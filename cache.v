==> flow/design.v <==
module cache (flush_finish, 
		one_line_flushed, 
		rst, 
		clk, 
		flush, 
		addr_ca, 
		data_ca_in, 
		rd_wrt_ca, 
		enable,
    		data_ca_out, 
		mem_rdy, 
		addr_mem,
    		data_to_mem, 
		wrt_bck, 
		miss_hit, 
		data_from_mem, 
		done, 
		line_dirty); 
    input rst, clk, rd_wrt_ca, enable, mem_rdy, flush, one_line_flushed, flush_finish;
    input [15:0] addr_ca, data_ca_in;
    input [63:0] data_from_mem;
    output miss_hit, wrt_bck, line_dirty;
    output reg [15:0] data_ca_out;
     output reg [13:0] addr_mem;
    output reg [63:0] data_to_mem;
    output reg done;
    parameter ENTRY_NUMBER = 8;
    wire [7:0] match;
    reg victim;  
    reg [153:0] mem[0:ENTRY_NUMBER-1];  
    wire [10:0] tag;  
    wire [2:0]  index;  
    wire [1:0] offset;  
    wire read,  
          write,  
          hit_first,  
          hit_second,  
          non_cache_able,  
          write_hit_first,  
          write_hit_second,  
          miss_read_ready;  
      reg flush_way,  
		flush_reg;  
      reg [2:0] flush_index;  
wire [63:0] flush_data_to_mem;  
wire [13:0] flush_addr_mem,  
	    evicted_data_addr;  
wire [15:0] candidate_data;  
wire [63:0] evicted_data;  
    assign tag=addr_ca[15:5];
    assign index=addr_ca[4:2];
    assign offset=addr_ca[1:0];
    assign read=enable & rd_wrt_ca;
    assign write=enable & (!rd_wrt_ca);
    assign hit_first=(mem[index][152] == 1) & (tag == mem[index][151:141]);  
    assign hit_second=(mem[index][75] == 1) & (tag == mem[index][74:64]);  
    assign miss_hit=(non_cache_able) ? 0 : (hit_first | hit_second);
    assign wrt_bck= (non_cache_able) ? 0 :
                      (victim == 1'b1) ?  (!(miss_hit) & (mem[index][153] == 1)) :
                                          (!(miss_hit) & (mem[index][76] == 1));  
    assign line_dirty= (flush_way == 0 && (&mem[flush_index][153:152] == 1'b1)) ? 1 : 
                      (flush_way == 1 && (&mem[flush_index][76:75] == 1'b1)) ? 1:
                                                                              0;
    assign non_cache_able= (&addr_ca) & enable;  
    assign write_hit_first = write & hit_first;
    assign write_hit_second = write & hit_second;
    assign miss_read_ready= (~miss_hit) & enable & mem_rdy;
	assign match[0] = (index == 0);
	assign match[1] = (index == 1);
	assign match[2] = (index == 2);
	assign match[3] = (index == 3);
	assign match[4] = (index == 4);
	assign match[5] = (index == 5);
	assign match[6] = (index == 6);
	assign match[7] = (index == 7);
    generate
    genvar i;
    for (i=0;i < ENTRY_NUMBER ; i=i+1)
    begin: cache_assignment
    always@(posedge clk, negedge rst) begin
    if (!rst)
       mem[i][153:0]<=154'b0;
    else if ( match[i] ) begin
         if (write_hit_first)
            mem[i][153:0] <= (offset == 2'b11) ? {1'b1, 1'b1,mem[i][151:141], data_ca_in, mem[i][124:0]}:
                              (offset == 2'b10) ? {1'b1, 1'b1, mem[i][151:125], data_ca_in, mem[i][108:0]}:
                               (offset == 2'b01) ? {1'b1, 1'b1, mem[i][151:109], data_ca_in, mem[i][92:0]}:
                                                   {1'b1, 1'b1, mem[i][151:93], data_ca_in, mem[i][76:0]};
         else if (write_hit_second)
            mem[i][153:0] <= (offset == 2'b11) ? {mem[i][153:77], 1'b1, 1'b1, mem[i][74:64], data_ca_in, mem[i][47:0]}:
                              (offset == 2'b10) ? {mem[i][153:77], 1'b1, 1'b1, mem[i][74:48], data_ca_in, mem[i][31:0]}:
                               (offset == 2'b01) ?{mem[i][153:77], 1'b1, 1'b1, mem[i][74:32], data_ca_in, mem[i][15:0]}:
                                                  {mem[i][153:77], 1'b1, 1'b1, mem[i][74:16], data_ca_in};
         else if (miss_read_ready)
              mem[i][153:0] <= (victim == 1'b1) ? {2'b01,tag,data_from_mem, mem[i][76:0]} :
                                                  {mem[i][153:77],2'b01,tag, data_from_mem};
         else
             mem[i][153:0] <= mem[i][153:0];
    end
    else
        mem[i][153:0] <= mem[i][153:0];
end
end
endgenerate
      always@(posedge clk, negedge rst)
      if (!rst)
        flush_reg <= 0;
      else if (flush_finish)
        flush_reg <= 0;
      else if (flush)
        flush_reg <= 1;     
      else
        flush_reg <= flush_reg;
      always@(posedge clk, negedge rst)
      if (!rst)
        flush_way <= 0;
      else if (flush_reg & one_line_flushed)
        flush_way <= ~flush_way;
      else
        flush_way <= flush_way;
        always@(posedge clk, negedge rst)
        if (!rst)
          flush_index <= 3'b000;
        else if (flush_reg & one_line_flushed & flush_way)
          flush_index <= flush_index +1'b1;
        else
          flush_index <= flush_index;
    assign flush_addr_mem = (flush_way & line_dirty) ? {mem[flush_index][74:64], flush_index}:
			     ((!flush_way) & line_dirty) ? {mem[flush_index][151:141], flush_index}: 0;
    assign flush_data_to_mem = (flush_way & line_dirty) ? mem[flush_index][63:0]:
			     ((!flush_way) & line_dirty) ? mem[flush_index][140:77]: 0;
assign candidate_data = (hit_first & offset == 2'b11)? mem[index][140:125]:
			(hit_first & offset == 2'b10)? mem[index][124:109] :
			(hit_first & offset == 2'b01)? mem[index][108:93] :
			(hit_first & offset == 2'b00)? mem[index][92:77]:
			(hit_second & offset == 2'b11)? mem[index][63:48]:
			(hit_second & offset == 2'b10)? mem[index][47:32] :
			(hit_second & offset == 2'b01)? mem[index][31:16] :
			(hit_second & offset == 2'b00)? mem[index][15:0]: 0;
assign evicted_data = (victim == 1) ?  mem[index][140:77] : mem[index][63:0];
assign evicted_data_addr= (victim == 1)? {mem[index][151:141], index} : {mem[index][74:64], index};
    always@(posedge clk, negedge rst)
    if (!rst) begin
        data_to_mem <= 0;
        data_ca_out <= 0;
        addr_mem <= 0;
        victim <= 0;
        done <= 0;
    end
    else if (flush_reg) begin  
		done <= 0;
		victim <= victim;
		data_ca_out <= 16'h0000;
        	addr_mem <= flush_addr_mem;
		data_to_mem <= flush_data_to_mem;
    end
    else if (non_cache_able & (~mem_rdy)) begin  
	  victim <= victim;
          done <= 0;
          addr_mem <= 14'b11111111111111;
          data_to_mem <= data_to_mem;
	 data_ca_out <= 16'h0000;
    end
    else if (non_cache_able & mem_rdy) begin  
	addr_mem <= 14'h0000;
	victim <= victim;
	data_to_mem <= data_to_mem;
        data_ca_out <= data_from_mem[15:0];
        done <= 1;
    end      
    else if (miss_hit & read) begin  
          done <= 1;
          data_to_mem <= 16'h0000;
          addr_mem <= 14'h0000;
          data_ca_out <= candidate_data;
          victim <= victim;
    end
else if (miss_hit & write) begin  
	  done <= 1;
	  data_to_mem <= data_to_mem;
	 addr_mem <= addr_mem;
         data_ca_out <= data_ca_out;
         victim <= victim;
end
else if ((~miss_hit) & enable & (~mem_rdy)) begin  
    done <= 0;
    addr_mem <= {tag, index};
    data_to_mem <= 64'b0;
    victim <= victim;
    data_ca_out <= 16'h0000;
end
else if ((~miss_hit) & enable & mem_rdy & wrt_bck) begin  
           addr_mem <= evicted_data_addr;
	  data_to_mem <= evicted_data;
           victim <= ~victim;
	   done <= 0;
	  data_ca_out <= 16'h0000;
end
else begin
   done <= 0;
   victim <= victim;
   data_ca_out <= data_ca_out;
   data_to_mem <= data_to_mem;
   addr_mem <= addr_mem;
end
endmodule
======== Step by step through the tools: cache ========
The steps from the RTL of cache to its reports follow in flow order.
Line numbers count from 1 in the design file above.
Not given: -
inputs
  top module .............................. cache
  clock ................................... clk
  standard-cell library ................... sky130hd
  timing corner ........................... tt_025C_1v80

======== Elaborated design ========
Source: Yosys, flattened and elaborated. Widths are those after wreduce. Registers that Yosys merges into a memory's read port (data or address) are not register bits. Print and check cells do not count. Equal cells are merged and count once.
storage and ports
  bits in read-only memories .............. 0
  latch bits .............................. 0
  output and inout port bits .............. 98
  elaborated cells ........................ 361
  memories ................................ 0
  RAM bits ................................ 0
  register bits ........................... 1333
  bits of input ports ..................... 104
  clocked read ports x word width ......... 0
operators by class
  muxes and demuxes ....................... 59
  $mul .................................... 0
  divide/modulo/power cells ............... 0
  order comparisons ....................... 0
  eq/ne operators ......................... 39
  add/subtract/negate cells ............... 1
  bitwise logic cells ..................... 42
  shift operators ......................... 0
  reductions and logical operators ........ 116
operators by type and width
  kind                                                      number
  154-bit case mux with 8-bit select                        2
  64-bit two-way mux                                        11
  154-bit two-way mux                                       4
  16-bit two-way mux                                        15
  7-bit AND reduction                                       25
  5-bit AND reduction                                       32
  141-bit two-way mux                                       1
  14-bit two-way mux                                        10
  125-bit two-way mux                                       1
  109-bit two-way mux                                       1
  10-bit AND reduction                                      8
  9-bit AND reduction                                       8
  4-bit AND reduction                                       17
  6-bit AND reduction                                       8
  48-bit two-way mux                                        1
  32-bit two-way mux                                        1
  1-bit AND                                                 29
  3-bit == test with constant B                             8
  11-bit == test                                            2
  2-bit != test with constant B                             9
  16-bit AND reduction                                      1
  2-bit by 1-bit != test with 1-bit output with constant B  7
  1-bit NOT                                                 12
  3-bit by 2-bit == test with 1-bit output with constant B  4
  1-bit two-way mux                                         12
  2-bit nonzero test                                        4
  2-bit AND reduction                                       3
  3-bit by 1-bit == test with 1-bit output with constant B  2
Other operator kinds: 13; their cells: 19.

======== Depth ========
Yosys ltp: most cells in a row. Word level: on the elaborated netlist, between registers, memories and ports. Mapped: between sequential cells and ports; inverters and the memories' decode and read muxes count.
depth
  word-level depth ........................ 18
  ABC_AREA ................................ 0
  mapped depth ............................ 18
  depth with buffers taken out ............ 13

======== Netlist ========
Yosys stat after the flow's synthesis: flattened, memories mapped to cells. It holds for the ABC_AREA given above (unset counts as 0); a run with the other value may have another netlist.
mapped netlist
  mapped cells ............................ 6872
  chip area (Yosys) ....................... 71112.0 sq um
  area of sequential cells ................ 33357.0 sq um
  mapped flip-flops ....................... 1333
  buffers ................................. 641
cells by type
  cell type                   number  area in all (sq um)
  sky130_fd_sc_hd__dfrtp_1    1333    3.34E+04
  sky130_fd_sc_hd__mux2_2     867     9.76E+03
  sky130_fd_sc_hd__nand2_1    696     2.61E+03
  sky130_fd_sc_hd__a21oi_1    512     2.56E+03
  sky130_fd_sc_hd__a22oi_1    263     1.97E+03
  sky130_fd_sc_hd__o21ai_0    376     1.88E+03
  sky130_fd_sc_hd__nor2_1     480     1.8E+03
  sky130_fd_sc_hd__clkbuf_1   469     1.76E+03
  sky130_fd_sc_hd__a222oi_1   174     1741.67
  sky130_fd_sc_hd__mux2i_1    132     1.32E+03
  sky130_fd_sc_hd__mux4_2     53      1.19E+03
  sky130_fd_sc_hd__a2bb2oi_1  131     1147.35
  sky130_fd_sc_hd__nand4_1    133     832.048
  sky130_fd_sc_hd__a221oi_1   89      779.498
  sky130_fd_sc_hd__nand3_1    132     660.634
  sky130_fd_sc_hd__a31oi_1    101     631.856
  sky130_fd_sc_hd__o221ai_1   67      586.813
  sky130_fd_sc_hd__o22ai_1    84      525.504
Not listed: further types 72, cells in them 780.

======== Worst setup path after synthesis ========
OpenSTA on the mapped netlist: ideal clock, no wires. The path of least setup slack (recovery checks aside). Input and output delay are each 20% of the period. Register names are those of the netlist, which keeps one name where synthesis merged equal registers.
timing post-synthesis
  kind .................................... input-to-output
  from .................................... in addr_ca[3]
  to ...................................... out miss_hit
  period .................................. 7.31 ns
  data required time ...................... 5.848 ns
  external output delay ................... 1.462 ns
  path buffers ............................ 4
  stages on the path ...................... 13
  path slack .............................. 1.982 ns
  launch time at the first pin ............ 1.462 ns
  delay of the path ....................... 2.404 ns
  arrival ................................. 3.866 ns
  input delay ............................. 1.462 ns
  period reached after synthesis .......... 5.328 ns
"delay of the path" = arrival - input delay + setup time.
A path that ends at an output port has no setup time.
"stages on the path" counts driving pins, that of a launching flip-flop among them; a cell with two outputs on the path counts twice.
"period reached after synthesis" is the clock period less the worst setup slack; recovery checks do not enter. This is arithmetic on one report: input and output delays are still those of the set period (20% each).
Between the ends stands the longest chain of elaborated cells between them, by number of cells; it is not shown to be the way that was timed. Of several equally long chains one is given.
A line is the first line of the expression or statement that the cell stems from. Yosys adds cells for indexed reads and writes and turns some case tables into memories.
between the ends, post-synthesis
  path through ............................ sky130_fd_sc_hd__buf_4 > sky130_fd_sc_hd__buf_6 > sky130_fd_sc_hd__buf_2 > sky130_fd_sc_hd__nor2b_1 > sky130_fd_sc_hd__a22oi_1 > sky130_fd_sc_hd__o22ai_1 > sky130_fd_sc_hd__o22a_1 > sky130_fd_sc_hd__o2111ai_2 > sky130_fd_sc_hd__nor4_4 > sky130_fd_sc_hd__and2_1 > sky130_fd_sc_hd__buf_2 > sky130_fd_sc_hd__o21ai_0 > sky130_fd_sc_hd__inv_1
  length of the longest elaborated chain .. 6
  elaborated cells on any way between the ends .. 17
  those cells by class .................... eq/ne: 9; mux: 2; logic: 4; reduce/logical: 2
ends and longest elaborated chain, post-synthesis
  element                             line  text
  start, declared                     20    input [15:0] addr_ca, data_ca_in;
  3-bit == test                       55    assign hit_first=(mem[index][152] == 1) & (tag == mem[index][151:141]);
  154-bit case mux with 8-bit select  55
  11-bit == test                      55
  1-bit AND                           55
  1-bit OR                            57    assign miss_hit=(non_cache_able) ? 0 : (hit_first | hit_second);
  1-bit two-way mux                   57
  end, declared                       22    output miss_hit, wrt_bck, line_dirty;

======== Timing after layout ========
Path of least setup slack in the final report of stored run 1 (OpenROAD, finished layout, wires in). Where an end is a register, its clock arrival counts in the times.
timing after layout
  kind .................................... input-to-reg
  from .................................... in addr_ca[2]
  to ...................................... reg mem[1][38]
  data required time ...................... 4.39 ns
  setup time .............................. 0.12 ns
  stages on the path ...................... 23
  path slack .............................. -0.66 ns
  launch time at the first pin ............ 0.74 ns
  input delay ............................. 0.74 ns
  path buffers ............................ 14
  period .................................. 3.68 ns
  arrival ................................. 5.05 ns
Between the ends stands the longest chain of elaborated cells between them, by number of cells; it is not shown to be the way that was timed. Of several equally long chains one is given.
At most two assigning lines are given for a register; there are more.
between the ends, after layout
  path through ............................ sky130_fd_sc_hd__buf_8 > sky130_fd_sc_hd__buf_4 > sky130_fd_sc_hd__mux4_2 > sky130_fd_sc_hd__mux2i_1 > sky130_fd_sc_hd__buf_4 > sky130_fd_sc_hd__buf_4 > sky130_fd_sc_hd__o21bai_2 > sky130_fd_sc_hd__nor2_1 > sky130_fd_sc_hd__nor3_4 > sky130_fd_sc_hd__buf_6 > sky130_fd_sc_hd__buf_12 > sky130_fd_sc_hd__and3_4 > sky130_fd_sc_hd__buf_6 > sky130_fd_sc_hd__buf_6 > sky130_fd_sc_hd__buf_12 > sky130_fd_sc_hd__nand3_4 > sky130_fd_sc_hd__buf_12 > sky130_fd_sc_hd__buf_8 > sky130_fd_sc_hd__buf_6 > sky130_fd_sc_hd__a21oi_4 > sky130_fd_sc_hd__buf_12 > sky130_fd_sc_hd__buf_16 > sky130_fd_sc_hd__mux2_4
  length of the longest elaborated chain .. 12
  elaborated cells on any way between the ends .. 31
  those cells by class .................... eq/ne: 12; mux: 5; logic: 10; reduce/logical: 4
ends and longest elaborated chain, after layout
  element                             line  text
  start, declared                     20    input [15:0] addr_ca, data_ca_in;
  3-bit == test                       55    assign hit_first=(mem[index][152] == 1) & (tag == mem[index][151:141]);
  154-bit case mux with 8-bit select  55
  11-bit == test                      55
  1-bit AND                           55
  1-bit OR                            57    assign miss_hit=(non_cache_able) ? 0 : (hit_first | hit_second);
  1-bit two-way mux                   57
  1-bit NOT                           67    assign miss_read_ready= (~miss_hit) & enable & mem_rdy;
  1-bit AND (2 in a row)              67
  154-bit two-way mux                 94    else if (miss_read_ready)
  154-bit two-way mux                 89    else if (write_hit_second)
  154-bit two-way mux                 84    if (write_hit_first)
  end, assigned                       85    mem[i][153:0] <= (offset == 2'b11) ? {1'b1, 1'b1,mem[i][151:141], data_ca_in, mem[i][124:0]}:
  end, assigned                       90    mem[i][153:0] <= (offset == 2'b11) ? {mem[i][153:77], 1'b1, 1'b1, mem[i][74:64], data_ca_in, mem[i][47:0]}:
  end, declared                       30    reg [153:0] mem[0:ENTRY_NUMBER-1];

Wiki page: cache / flow data

2 stored runs of cache in the flow (synthesis by Yosys, layout by OpenROAD, sky130hd cells), in arbitrary order. Constraints: input delay and output delay 20% of the set period each, output load 0.01 pF.
"achieved period": clock period set for the run, less the worst setup slack. It is reckoned from that one timing run; input and output delays stay at 20% of the period that was set.
By "time used up by the worst setup path" is meant the share of the clock period that the worst setup path is allowed (20% is reserved at inputs, 20% at outputs), minus its slack. Clock arrival times at its registers enter into it.
By "total power of the final layout" is meant OpenSTA's value without simulated activity: inputs other than the clock are taken to toggle once in ten clock periods, and the tool carries that through the logic.

======== stored run 1 ========
==> flow/run.sh <==
#!/bin/bash
# the make line also repeats the synthesis and layout settings of config.mk as NAME=value (left out here)
make -C /OpenROAD-flow-scripts/flow DESIGN_CONFIG=/design/flow/config.mk WORK_HOME=/design/flow/orfs CLKGATE_MAP_FILE= finish
==> flow/config.mk <==
export PLATFORM = sky130hd
export DESIGN_NAME = cache
export DESIGN_NICKNAME = cache
export VERILOG_FILES = /design/flow/design.v
export SDC_FILE = /design/flow/constraint.sdc
export NUM_CORES = 4
export LEC_CHECK = 0
export CAP_MARGIN = 20
export CELL_PAD_IN_SITES_DETAIL_PLACEMENT = 1
export CELL_PAD_IN_SITES_GLOBAL_PLACEMENT = 0
export CORE_ASPECT_RATIO = 1.23
export CORE_MARGIN = 2
export CORE_UTILIZATION = 41
export MAX_ROUTING_LAYER = met5
export MIN_ROUTING_LAYER = met1
export PLACE_DENSITY_LB_ADDON = 0.13
export SETUP_SLACK_MARGIN = -0.09
export SLEW_MARGIN = 20
==> flow/constraint.sdc <==
create_clock -name core_clock -period 3.68 [get_ports {clk}]
set_input_delay 0.7360 -clock core_clock [delete_from_list [all_inputs] [get_ports {clk}]]
set_output_delay 0.7360 -clock core_clock [all_outputs]
set_load 0.01 [all_outputs]

-------- measured, stored run 1 --------
  post-synthesis cell area ................ 71112.0 sq um
  die outline area ........................ 176808.0 sq um
  final utilization ....................... 0.54
  setup slack of the worst path ........... -0.661 ns
  total negative slack .................... -411.267 ns
  total power of the final layout ......... 51.862 mW
  achieved period ......................... 4.341 ns
  time used up by the worst setup path .... 3.60 ns
  kind of the worst setup path ............ input-to-reg

======== stored run 2 ========
==> flow/run.sh <==
#!/bin/bash
# the make line also repeats the synthesis and layout settings of config.mk as NAME=value (left out here)
make -C /OpenROAD-flow-scripts/flow DESIGN_CONFIG=/design/flow/config.mk WORK_HOME=/design/flow/orfs CLKGATE_MAP_FILE= finish
==> flow/config.mk <==
export PLATFORM = sky130hd
export DESIGN_NAME = cache
export DESIGN_NICKNAME = cache
export VERILOG_FILES = /design/flow/design.v
export SDC_FILE = /design/flow/constraint.sdc
export NUM_CORES = 4
export LEC_CHECK = 0
export CAP_MARGIN = 20
export CORE_MARGIN = 2
export CORE_UTILIZATION = 40
export SLEW_MARGIN = 20
==> flow/constraint.sdc <==
create_clock -name core_clock -period 5.89 [get_ports {clk}]
set_input_delay 1.1780 -clock core_clock [delete_from_list [all_inputs] [get_ports {clk}]]
set_output_delay 1.1780 -clock core_clock [all_outputs]
set_load 0.01 [all_outputs]

-------- measured, stored run 2 --------
  post-synthesis cell area ................ 71112.0 sq um
  die outline area ........................ 181169.0 sq um
  final utilization ....................... 0.467
  setup slack of the worst path ........... 0.085 ns
  total negative slack .................... 0.000 ns
  total power of the final layout ......... 30.768 mW
  achieved period ......................... 5.805 ns
  time used up by the worst setup path .... 3.45 ns
  kind of the worst setup path ............ input-to-output
